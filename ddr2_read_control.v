==> flow/design.v <==
`timescale 1ns / 1ps
module ddr2_read_control(
    clk_in,
    rst_n,
    enable,
    app_en,
    app_cmd,
    app_addr,
    app_rd_data,
    app_rdy,
    app_rd_data_end,
    app_rd_data_valid
    );
    input clk_in;
    input rst_n;
    input enable;
    output reg app_en;
    output reg [2:0] app_cmd;
    output reg [26:0] app_addr;
    input [127:0] app_rd_data;
    input app_rdy;
    input app_rd_data_end;
    input app_rd_data_valid;
    reg [26:0] app_addr_tmp;
    reg [4:0] cstate;
    localparam IDLE = 5'b0_0001;
    localparam READ = 5'b0_0010;
    localparam WAIT = 5'b0_0100;
    localparam ADDR_ACCUMULATE = 5'b0_1000;
    localparam WAIT_FOR_CONFIG = 5'b1_0000;
    always @(posedge clk_in)
    begin
        if(rst_n) begin
            app_en <= 0;
            app_addr_tmp <= 27'h0;
            cstate <= IDLE;
        end
        else if(enable) begin
            case(cstate)
            IDLE:begin
                app_en <= 1;
                app_addr <= app_addr_tmp;
                app_cmd <= 3'b001;
                cstate <= READ;
            end
            READ:begin
                if(app_rdy) begin
                    app_en <= 1'b0;
                    app_addr_tmp <= app_addr_tmp + 27'h8;
                    cstate <= IDLE;
                end
            end
            default:cstate <= IDLE;
            endcase
        end  
    end
endmodule
# Reports on ddr2_read_control
# What the tools print for ddr2_read_control, step after step.
# Line numbers count from 1 in the design file above.
# Library cell names are shortened.
# The mark - stands for no value.
dict set report setup {
  design {ddr2_read_control}
  clock {clk_in}
  cell_library {sky130hd}
  corner {tt_025C_1v80}
}

# Elaborated design
# Counts by Yosys on the flattened word-level netlist (proc, flatten, opt, wreduce; memories kept). Register bits leave out memories and registers merged into their read ports (data or address). Print and check cells are left out. Cells with the same type and inputs are merged into one.
dict set report word_totals {
  out_inout_bits 31
  ff_bits 60
}
dict set report classes {
  eq_ne 3
  reduce_logical 5
  bitwise 1
  add_sub_neg 1
  muxes 4
}
# operator n
set ops {}
lappend ops {{adder 27 x 4 -> 27 bit (second input constant)} 1}
lappend ops {{parallel mux 5 bit (select 2 bit)} 1}
lappend ops {{AND reduction 3 bit} 3}
lappend ops {{equality test 5 x 1 -> 1 bit (second input constant)} 1}
lappend ops {{equality test 5 x 2 -> 1 bit (second input constant)} 1}
lappend ops {{two-way mux 5 bit} 1}
lappend ops {{!= test 2 bit (second input constant)} 1}
lappend ops {{AND reduction 2 bit} 1}
lappend ops {{nonzero test 2 bit} 1}
lappend ops {{parallel mux 1 bit (select 2 bit)} 1}
lappend ops {{inverter 1 bit} 1}
lappend ops {{two-way mux 1 bit} 1}

# Longest topological paths
# Longest topological path by Yosys (ltp), each cell counted once; first at word level (registers and memories cut), then after technology mapping (sequential cells cut; the memories' decode and read muxes count).
dict set report depth {
  word_depth 3
  ABC_AREA 1
  ltp_mapped 8
  ltp_nobuf 8
}

# After synthesis
# Yosys stat after the flow's synthesis: flattened, memories mapped to cells. It holds for the ABC_AREA given above (unset counts as 0); a run with the other value may have another netlist.
# Totals and module areas in this step are rounded.
# cell n area_total_um2
set types {}
lappend types {edfxtp_1 24 720.691}
lappend types {dfxtp_1 27 540.518}
lappend types {nand2_1 57 213.955}
lappend types {nor2_1 36 135.13}
lappend types {inv_1 31 116.362}
lappend types {nand3_1 22 110.106}
lappend types {a21oi_1 10 50.048}
lappend types {buf_4 6 45.043}
lappend types {nor2_8 2 40.038}
lappend types {nor2_2 6 37.536}
lappend types {nand3_2 3 30.029}
lappend types {o21ai_0 4 20.019}
lappend types {xor2_1 2 17.517}
lappend types {nor3_1 3 15.014}
lappend types {ha_1 1 12.512}
lappend types {nor3b_2 1 12.512}
lappend types {nand2_4 1 11.261}
lappend types {nor2_4 1 11.261}
# Not listed: further types 11, cells in them 14.
dict set report mapped {
  yosys_area_um2 2220
  cells 251
  flip_flops 51
  seqArea_um2 1260
}

# Worst setup path after synthesis
# Path of least setup slack by OpenSTA after synthesis, without wires, with an ideal clock, recovery checks aside; 20% of the period is set as input and as output delay. Where synthesis merged equal registers, the netlist keeps one of their names.
dict set report synth_timing {
  kind {input to register}
  start {input port rst_n}
  end {register app_addr[10]}
  t_first_pin_ns 0.582
  tclk_ns 2.91
  arrival_time_ns 1.420
  setup_ns 0.379
  delay_ns 1.217
  stages 4
  input_delay_ns 0.582
  slack_ns 1.111
  path_buffers 1
  period_less_setup_slack_ns 1.799
}
# "delay_ns" = arrival - input delay + setup time.
# "stages" counts driving pins, that of a launching flip-flop among them; a cell with two outputs on the path counts twice.
# "period_less_setup_slack_ns" = period - worst setup slack (recovery checks aside). The figure is calculated, with input and output delays left at 20% of the set period.
# The rows between start and end are the longest chain of elaborated cells between them; the timing report does not say that the signal goes this way. Where chains are equally long, one stands for them.
# A line is the first line of the expression or statement that the cell stems from. Yosys adds cells for indexed reads and writes and turns some case tables into memories.
dict set report synth_between {
  cell_sequence {clkbuf_1 nor2_1 nand2_1 inv_1}
  elab_chain_cells 2
  cells_between 2
  classes_between {logic: 1; reduce/logical: 1}
}
# element line
set synth_lines {}
lappend synth_lines {{from (decl)} 15} ;# input rst_n;
lappend synth_lines {{inverter 1 bit} -}
lappend synth_lines {{AND reduction 3 bit} -}
lappend synth_lines {{to (assign)} 42} ;# app_addr <= app_addr_tmp;
lappend synth_lines {{to (decl)} 19} ;# output reg [26:0] app_addr;

# Worst path after layout
# Path of least setup slack in the final report of run A (OpenROAD, finished layout, wires in). Where an end is a register, its clock arrival counts in the times.
dict set report layout_timing {
  kind {input to register}
  start {input port app_rdy}
  end {register app_addr_tmp[22]}
  tclk_ns 1.98
  t_first_pin_ns 0.40
  stages 8
  arrival_time_ns 1.82
  path_buffers 1
  setup_ns 0.09
  slack_ns 0.36
  input_delay_ns 0.40
}
# The rows between start and end are the longest chain of elaborated cells between them; the timing report does not say that the signal goes this way. Where chains are equally long, one stands for them.
dict set report layout_between {
  cell_sequence {clkdlybuf4s50_1 nand2_2 nor2_8 nand3_2 nor2_2 nand3_1 nand2_1 nor2_1}
  elab_chain_cells 1
  cells_between 1
  classes_between {reduce/logical: 1}
}
# element line
set layout_lines {}
lappend layout_lines {{from (decl)} 21} ;# input app_rdy;
lappend layout_lines {{AND reduction 3 bit} -}
lappend layout_lines {{to (assign)} 35} ;# app_addr_tmp <= 27'h0;
lappend layout_lines {{to (assign)} 49} ;# app_addr_tmp <= app_addr_tmp + 27'h8;
lappend layout_lines {{to (decl)} 24} ;# reg [26:0] app_addr_tmp;

# Stored flow runs of ddr2_read_control (2 of them; Yosys, OpenROAD, sky130hd). They differ in their settings and are not a sequence. Constraints: input delay and output delay 20% of the set period each, output load 0.01 pF.
# "period_reached_ns" is the run's clock period less its worst setup slack. It is reckoned from that one timing run; input and output delays stay at 20% of the period that was set.
# "worst_path_time_ns" is the time allowed to the run's worst setup path (the clock period less input and output delay, where it has them) less its slack. Clock arrival times count: a late capture clock shortens it, a late launch clock lengthens it.
# "power_w" rests on the timing tool's default activity at the inputs, not on a simulated workload.
# Values from the reports are rounded here.
run="run A" settings period_ns=1.98 CORE_UTILIZATION=45 PLACE_DENSITY_LB_ADDON=0.28 HOLD_SLACK_MARGIN=0.05 TNS_END_PERCENT=45 ABC_AREA=1 GPL_ROUTABILITY_DRIVEN=0 CAP_MARGIN=10 MIN_ROUTING_LAYER="met2" CORE_MARGIN=2 SLEW_MARGIN=20
run="run A" results post_synth_area_um2=2220 total_die_area_um2=5500 final_stdcell_area_um2=2670 worst_setup_slack_ns=0.361 setup_tns_ns=0.000 fin_hold_ws_ns=0.468 power_w=0.00182 period_reached_ns=1.619 worst_path_time_ns=1.22 critical_path_type="input to register"
run="run B" settings period_ns=1.79 CORE_UTILIZATION=20 PLACE_DENSITY_LB_ADDON=0.18 CORE_ASPECT_RATIO=0.93 CORE_MARGIN=6 CELL_PAD_IN_SITES_GLOBAL_PLACEMENT=1 CAP_MARGIN=10 SLEW_MARGIN=20
run="run B" results post_synth_area_um2=2050 total_die_area_um2=12800 final_stdcell_area_um2=2790 worst_setup_slack_ns=0.110 setup_tns_ns=0.000 fin_hold_ws_ns=0.474 power_w=0.00219 period_reached_ns=1.680 worst_path_time_ns=1.68 critical_path_type="register to register"
